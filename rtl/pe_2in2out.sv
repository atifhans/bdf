==> flow/design.v <==
package defines_pkg;
    parameter PROGFILENAME    = "prog_file1.txt";
    parameter ITERATION_BOUND = 128;
    parameter NUM_BUFFERS     = 12;
    parameter DATA_WIDTH      = 16;
    parameter CODE_LENGTH     = ITERATION_BOUND;
    parameter CODE_WIDTH      = NUM_BUFFERS*2;
endpackage
import defines_pkg::*;
module pe_2in2out #(parameter WIDTH   = 16,
                    parameter LATENCY = 15)
(
    input  logic                clk,
    input  logic                rst,
    input  logic [WIDTH-1:0]    data_in_1,
    input  logic [WIDTH-1:0]    data_in_2,
    output logic [WIDTH-1:0]    data_out_1,
    output logic [WIDTH-1:0]    data_out_2
);
    logic [WIDTH-1:0] data_int[LATENCY];
    assign data_out_1 = data_int[LATENCY-1];
    assign data_out_2 = data_int[LATENCY-1];
    always_ff @(posedge clk) begin
        if(rst) begin
            for(int i = 0; i < 15; i++) begin
                data_int[i] = 'd0;
            end
        end
        else begin
            data_int[0] <= data_in_1 | data_in_2;
            for(int i = 1; i < 15; i++) begin
                data_int[i] <= data_int[i-1];
            end
        end
    end
endmodule
Reports on pe_2in2out

The steps from the RTL of pe_2in2out to its reports follow in flow order.
Line numbers count from 1 in the design file above.
Operators: Yosys type, input widths -> output width; for muxes data width and select width s.
Cell names lack the library's common part.
Not given: --

Design top: pe_2in2out
Clock: clk
Standard-cell library: sky130hd
Library corner: tt_025C_1v80

Elaborated design

Source: Yosys, flattened and elaborated. Widths are those after wreduce; folded enables and synchronous resets count as part of the registers. Registers that Yosys merges into a memory's read port (data or address) are not register bits. Print and check cells do not count. Equal cells are merged and count once.

Bits of input ports: 34
Output and inout bits: 32
Register bits after elaboration: 240
Elaborated cells: 16

Bitwise logic cells: 1

Operators with widths:

| cell          | count |
| $or 16x16->16 | 1 |

Logic depth

Yosys ltp: most cells in a row. Word level: on the elaborated netlist, between registers, memories and ports. Mapped: between sequential cells and ports; inverters and the memories' decode and read muxes count.

Word-level depth: 1
ABC_AREA: 1
Depth in mapped cells: 4
Mapped depth without buffers: 2

Netlist

Yosys stat after the flow's synthesis: flattened, memories mapped to cells. It holds for the ABC_AREA given above (unset counts as 0); a run with the other value may have another netlist.

Buffers: 43
Sequential part of the area: 4804.6 µm²
Cell count: 763
Chip area (Yosys): 7005.5 µm²
Flip-flops: 240

Cell types:

| cell type | count | area in all (µm²) |
| dfxtp_1   | 240   | 4.8E+03 |
| nor2_1    | 256   | 960.922 |
| inv_1     | 224   | 840.806 |
| buf_6     | 23    | 258.998 |
| buf_4     | 16    | 120.115 |
| buf_2     | 4     | 20.019 |

Path before layout

OpenSTA on the mapped netlist: ideal clock, no wires. The path of least setup slack (recovery checks aside). Input and output delay are each 20% of the period. Register names are those of the netlist, which keeps one name where synthesis merged equal registers.

Path kind: input to register
Start point: in rst
End point: reg data_int[0][0]
Path delay: 517 ps
Time at the first pin: 149 ps
Period: 745 ps
Path buffers: 3
Data required time: 633 ps
External input delay: 149 ps
Driving pins on the path: 4
Data arrival time: 554 ps
Path slack: 79 ps
Setup time: 112 ps
Synthesis period reached: 666 ps

"path delay" is the arrival time less input delay plus setup time.
"driving pins on the path": output pins that drive a net of the path, with the launching flip-flop's if there is one; two outputs of one cell count as two.
"synthesis period reached" is the clock period less the worst setup slack; recovery checks do not enter. This is arithmetic on one report: input and output delays are still those of the set period (20% each).

Cell sequence: buf_6 buf_6 buf_6 nor2_1
Cells in the longest elaborated chain: 0
Elaborated cells between the ends (all ways): 0
RTL lines with such cells: 0

RTL lines, path after synthesis:

| element         | line | source |
| start, declared | 14   | `input  logic                rst,` |
| end, assigned   | 26   | `data_int[i] = 'd0;` |
| end, assigned   | 30   | `data_int[0] <= data_in_1 \| data_in_2;` |
| end, declared   | 20   | `logic [WIDTH-1:0] data_int[LATENCY];` |

Worst path after layout

Path of least setup slack in the final report of run 1 (OpenROAD, finished layout, wires in). Where an end is a register, its clock arrival counts in the times.
The path's times are printed in steps of 10 ps; the period is the one set.

Path kind: register to output
Start point: reg data_int[14][13]
End point: out data_out_2[13]
Period: 794 ps
Data arrival time: 1040 ps
Driving pins on the path: 3
Data required time: 640 ps
Path slack: -410 ps
Time at the first pin: 510 ps
Path buffers: 2
Output delay: 160 ps

Cell sequence: dfxtp_2 buf_6 buf_6
Cells in the longest elaborated chain: 0
Elaborated cells between the ends (all ways): 0
RTL lines with such cells: 0

RTL lines, path post-layout:

| element         | line | source |
| start, declared | 20   | `logic [WIDTH-1:0] data_int[LATENCY];` |
| start, assigned | 26   | `data_int[i] = 'd0;` |
| start, assigned | 32   | `data_int[i] <= data_int[i-1];` |
| end, declared   | 18   | `output logic [WIDTH-1:0]    data_out_2` |

pe_2in2out through Yosys and OpenROAD on sky130hd: 2 stored runs, unordered, with their settings and measured results. The constraints put input and output delay at 20% of the set period each and load the outputs with 0.01 pF.
"clock period reached" means the clock period less the worst setup slack. The figure is calculated, with input and output delays left at 20% of the set period.
"allowed time less slack (worst setup path)" = time allowed to the worst setup path (clock period - input delay - output delay, where it has them) - its slack; a late launch clock adds to it, a late capture clock takes from it.
"power consumption" rests on the timing tool's default activity at the inputs, not on a simulated workload.
"allowed time less slack (worst setup path)" is known to 10 ps.
Settings: - = not set for that run.

| name                                            | run 1              | run 2              |
| period_ns                                       | 0.794              | 0.478              |
| CORE_UTILIZATION                                | 26                 | 54                 |
| PLACE_DENSITY_LB_ADDON                          | 0.22               | 0.24               |
| TNS_END_PERCENT                                 | 25                 | -                  |
| ABC_AREA                                        | 1                  | -                  |
| GPL_TIMING_DRIVEN                               | 0                  | 1                  |
| GPL_ROUTABILITY_DRIVEN                          | 1                  | -                  |
| CTS_CLUSTER_SIZE                                | 70                 | -                  |
| SLEW_MARGIN                                     | 35                 | 0                  |
| MAX_ROUTING_LAYER                               | met5               | -                  |
| CAP_MARGIN                                      | 20                 | 20                 |
| CORE_MARGIN                                     | 2                  | 2                  |
| MIN_ROUTING_LAYER                               | -                  | met2               |
| full die area (µm²)                             | 28272.7            | 13160.7            |
| utilization of the finished layout (%)          | 33.6               | 72.4               |
| clock period reached (ps)                       | 1202               | 1028               |
| standard-cell area after layout (µm²)           | 8973.6             | 8690.8             |
| worst-case hold slack (ps)                      | 55                 | 38                 |
| synthesis area (µm²)                            | 7005.5             | 6620.1             |
| allowed time less slack (worst setup path) (ps) | 1040               | 930                |
| worst path kind                                 | register to output | register to output |
| setup TNS (ps)                                  | -11458             | -26157             |
| power consumption (mW)                          | 24.290             | 39.239             |
| worst setup slack after layout (ps)             | -408               | -550               |
